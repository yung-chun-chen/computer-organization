==> flow/design.v <==
module traffic_light(
	input  clk,
    	input  rst,
    	input  pass,
    	output reg R,
    	output reg G,
    	output reg Y
);
reg[2:0] state;
reg[9:0] cycles;
always@(posedge clk or posedge rst)
begin
	if(rst==1'd1)
	begin state=3'd0;cycles=10'd0; R=0;G=1;Y=0;end 
	else if(pass==1'd1) 
	begin
		if(state!=3'd0) begin state=3'd0;cycles=10'd0;R=0;G=1;Y=0; end 
		else begin cycles=cycles+10'd1; G=1;end  
	end
	else begin
	if(state==3'd6&&cycles==10'd1023) begin state=3'd0;cycles=3'd0; R=0;G=1;Y=0;end
	else if(state==3'd0&&cycles==10'd1023)
		begin state=state+3'd1; cycles=10'd0;R=0;G=0;Y=0; end
	else if(state==3'd1&&cycles==10'd127)
		begin state=state+3'd1; cycles=10'd0;R=0;G=1;Y=0; end
	else if(state==3'd2&&cycles==10'd127)
		begin state=state+3'd1; cycles=10'd0;R=0;G=0;Y=0; end
	else if(state==3'd3&&cycles==10'd127)
		begin state=state+3'd1; cycles=10'd0;R=0;G=1;Y=0; end
	else if(state==3'd4&&cycles==10'd127)
		begin state=state+3'd1; cycles=10'd0;R=0;G=0;Y=1; end
	else if(state==3'd5&&cycles==10'd511)
		begin state=state+3'd1; cycles=10'd0;R=1;G=0;Y=0; end 
	else begin cycles=cycles+10'd1; end
end end
endmodule
Reports on traffic_light

Tool output for the design above, in the order of the flow.
Lines are those of the file above, counted from 1.
A cell with -- has no value.

Top module: traffic_light
Clock input: clk
Cell library: sky130hd
Library corner: tt_025C_1v80

After elaboration

Counts by Yosys on the flattened word-level netlist (proc, flatten, opt, wreduce; memories kept). Register bits leave out memories and registers merged into their read ports (data or address). Print and check cells are left out. Cells with the same type and inputs are merged into one.

Bits in registers: 16
Word-level cells: 70
Input bits: 3

Equal/unequal tests: 10
Multiplexer cells: 42
Reductions and logical operators: 11
$add $sub $neg: 2

Operators by type and width:

| cell                                    | count |
| 2-to-1 mux 10 bit                       | 9 |
| 2-to-1 mux 3 bit                        | 9 |
| 2-to-1 mux 1 bit                        | 24 |
| adder 10 x 1 -> 10 bit with constant B  | 1 |
| == test 10 bit with constant B          | 1 |
| == test 10 x 7 -> 1 bit with constant B | 1 |
| == test 10 x 9 -> 1 bit with constant B | 1 |
| == test 3 bit with constant B           | 3 |
| nonzero test 8 bit                      | 1 |
| logical AND 1 bit                       | 7 |
| == test 3 x 2 -> 1 bit with constant B  | 2 |
| adder 3 x 1 -> 3 bit with constant B    | 1 |
| == test 3 x 1 -> 1 bit with constant B  | 1 |
| logical NOT 3 bit                       | 1 |
| nonzero test 3 bit                      | 1 |
| != test 2 x 1 -> 1 bit with constant B  | 1 |
| AND reduction 2 bit                     | 1 |

Longest topological paths

Longest topological path by Yosys (ltp), each cell counted once; first at word level (registers and memories cut), then after technology mapping (sequential cells cut; the memories' decode and read muxes count).

Depth after elaboration: 10
ABC_AREA: 1
Depth in mapped cells: 11
Gate-level depth less buffers: 11

After synthesis

Source: synth_stat.txt of the flow (Yosys; design flattened, memories mapped). It holds for the ABC_AREA given above (unset counts as 0); a run with the other value may have another netlist.
The area totals of this step are shown rounded.

Chip area (Yosys): 1050 um^2
Flip-flops: 16
Buffers: 2
Cell count: 126
Area of sequential cells: 402 um^2

Cell types:

| type                     | count | area in all (um^2) |
| sky130_fd_sc_hd__dfrtp_1 | 15    | 375.36 |
| sky130_fd_sc_hd__nand2_1 | 23    | 86.333 |
| sky130_fd_sc_hd__ha_1    | 6     | 75.072 |
| sky130_fd_sc_hd__inv_1   | 17    | 63.811 |
| sky130_fd_sc_hd__nand3_1 | 9     | 45.043 |
| sky130_fd_sc_hd__nor2_4  | 4     | 45.043 |
| sky130_fd_sc_hd__nor2_1  | 11    | 41.29 |
| sky130_fd_sc_hd__a21oi_1 | 8     | 40.038 |
| sky130_fd_sc_hd__nand4_1 | 6     | 37.536 |
| sky130_fd_sc_hd__dfstp_2 | 1     | 26.275 |
| sky130_fd_sc_hd__xor2_1  | 3     | 26.275 |
| sky130_fd_sc_hd__nand2_8 | 1     | 20.019 |
| sky130_fd_sc_hd__nand3_2 | 2     | 20.019 |
| sky130_fd_sc_hd__nor2_8  | 1     | 20.019 |
| sky130_fd_sc_hd__nand2_2 | 3     | 18.768 |
| sky130_fd_sc_hd__xnor2_1 | 2     | 17.517 |
| sky130_fd_sc_hd__nor2_2  | 2     | 12.512 |
| sky130_fd_sc_hd__nand2_4 | 1     | 11.261 |

Not listed: further types 9, cells in them 11.

Timing after synthesis

OpenSTA on the mapped netlist: ideal clock, no wires. The path of least setup slack (recovery checks aside). Input and output delay are each 20% of the period. Register names are those of the netlist, which keeps one name where synthesis merged equal registers.

Path kind: flip-flop to flip-flop
Start: reg state[0]
End: reg state[0]
Time at the first pin: 0.000 ns
Arrival time: 1.397 ns
Path delay: 1.514 ns
Period: 2.01 ns
Library setup time: 0.117 ns
Path slack: 0.496 ns
Stages: 9
Data required time: 1.893 ns
Path buffers: 0
Period reached after synthesis: 1.514 ns

"path delay" = arrival - input delay + setup time.
"stages" counts driving pins, that of a launching flip-flop among them; a cell with two outputs on the path counts twice.
"period reached after synthesis" = period - worst setup slack (recovery checks aside). The figure is calculated, with input and output delays left at 20% of the set period.
Between the ends stands the longest chain of elaborated cells between them, by number of cells; it is not shown to be the way that was timed. Of several equally long chains one is given.
Each line given opens the expression or statement behind the cell; cells for indexed reads and writes are added by Yosys, which also makes memories of some case tables.
At most two assigning lines are given for a register; there are more.

Cell sequence: sky130_fd_sc_hd__dfrtp_1 -> sky130_fd_sc_hd__ha_1 -> sky130_fd_sc_hd__ha_1 -> sky130_fd_sc_hd__nor3_2 -> sky130_fd_sc_hd__nor2_2 -> sky130_fd_sc_hd__nor2_4 -> sky130_fd_sc_hd__nand2_8 -> sky130_fd_sc_hd__nand3_1 -> sky130_fd_sc_hd__nand2_1
Cells in the longest elaborated chain: 10

RTL lines, path post-synthesis:

| item              | RTL line | source |
| start, declared   | 9        | `reg[2:0] state;` |
| start, assigned   | 14       | `begin state=3'd0;cycles=10'd0; R=0;G=1;Y=0;end` |
| start, assigned   | 17       | `if(state!=3'd0) begin state=3'd0;cycles=10'd0;R=0;G=1;Y=0; end` |
| == test 3 bit     | 32       | `else if(state==3'd5&&cycles==10'd511)` |
| logical AND 1 bit | 32       |  |
| 2-to-1 mux 3 bit  | 32       |  |
| 2-to-1 mux 3 bit  | 30       | `else if(state==3'd4&&cycles==10'd127)` |
| 2-to-1 mux 3 bit  | 28       | `else if(state==3'd3&&cycles==10'd127)` |
| 2-to-1 mux 3 bit  | 26       | `else if(state==3'd2&&cycles==10'd127)` |
| 2-to-1 mux 3 bit  | 24       | `else if(state==3'd1&&cycles==10'd127)` |
| 2-to-1 mux 3 bit  | 22       | `else if(state==3'd0&&cycles==10'd1023)` |
| 2-to-1 mux 3 bit  | 21       | `if(state==3'd6&&cycles==10'd1023) begin state=3'd0;cycles=3'd0; R=0;G=1;Y=0;end` |
| 2-to-1 mux 3 bit  | 15       | `else if(pass==1'd1)` |
| end, assigned     | 14       |  |
| end, assigned     | 17       |  |
| end, declared     | 9        |  |

Worst path after layout

Path of least setup slack in the final report of run 1 (OpenROAD, finished layout, wires in). Where an end is a register, its clock arrival counts in the times.

Path kind: flip-flop to output port
Start: reg G
End: out G
External output delay: 0.78 ns
Path buffers: 1
Stages: 2
Data required time: 3.11 ns
Period: 3.89 ns
Time at the first pin: 0.25 ns
Arrival time: 1.32 ns
Path slack: 1.79 ns

At most two assigning lines are given for a register; there are more.

Cell sequence: sky130_fd_sc_hd__dfstp_2 -> sky130_fd_sc_hd__clkdlybuf4s50_1
Cells in the longest elaborated chain: 0

RTL lines, path post-layout:

| item            | RTL line | source |
| start, declared | 6        | `output reg G,` |
| start, assigned | 14       | `begin state=3'd0;cycles=10'd0; R=0;G=1;Y=0;end` |
| start, assigned | 17       | `if(state!=3'd0) begin state=3'd0;cycles=10'd0;R=0;G=1;Y=0; end` |
| end, declared   | 6        |  |

Memo
Re: implementation data of traffic_light

Below are 2 stored runs of the flow (Yosys, OpenROAD; platform sky130hd) on traffic_light, each with its settings and what was measured, unordered. Constraints: input delay and output delay 20% of the set period each, output load 0.01 pF.
"reached clock period" is the run's clock period less its worst setup slack. It is reckoned from that one timing run; input and output delays stay at 20% of the period that was set.
"total power after layout" is the tool's figure for a default switching activity; nothing was simulated.
The measured numbers are rounded.
Among the settings, n/a means not set for that run.

| item                                    | run 1 | run 2  |
| period_ns                               | 3.89  | 1.4    |
| CORE_UTILIZATION                        | 26    | 27     |
| SETUP_SLACK_MARGIN                      | 0.73  | 0.41   |
| CORE_MARGIN                             | 8     | 3      |
| TNS_END_PERCENT                         | 85    | 75     |
| ABC_AREA                                | 1     | 1      |
| GPL_TIMING_DRIVEN                       | 0     | n/a    |
| CTS_CLUSTER_SIZE                        | 54    | n/a    |
| CTS_CLUSTER_DIAMETER                    | 101   | n/a    |
| CAP_MARGIN                              | 5     | 20     |
| SLEW_MARGIN                             | 10    | 20     |
| PLACE_DENSITY_LB_ADDON                  | n/a   | 0.28   |
| HOLD_SLACK_MARGIN                       | n/a   | 0.03   |
| CORE_ASPECT_RATIO                       | n/a   | 0.63   |
| CELL_PAD_IN_SITES_DETAIL_PLACEMENT      | n/a   | 1      |
| MAX_ROUTING_LAYER                       | n/a   | met5   |
| total power after layout (mW)           | 0.522 | 1.90   |
| setup TNS (ns)                          | 0.000 | -3.20  |
| mapped cell area after synthesis (um^2) | 1050  | 1050   |
| standard-cell area after layout (um^2)  | 1210  | 1590   |
| reached clock period (ns)               | 2.095 | 1.668  |
| setup slack of the worst path (ns)      | 1.79  | -0.268 |
| die area (um^2)                         | 6310  | 4680   |
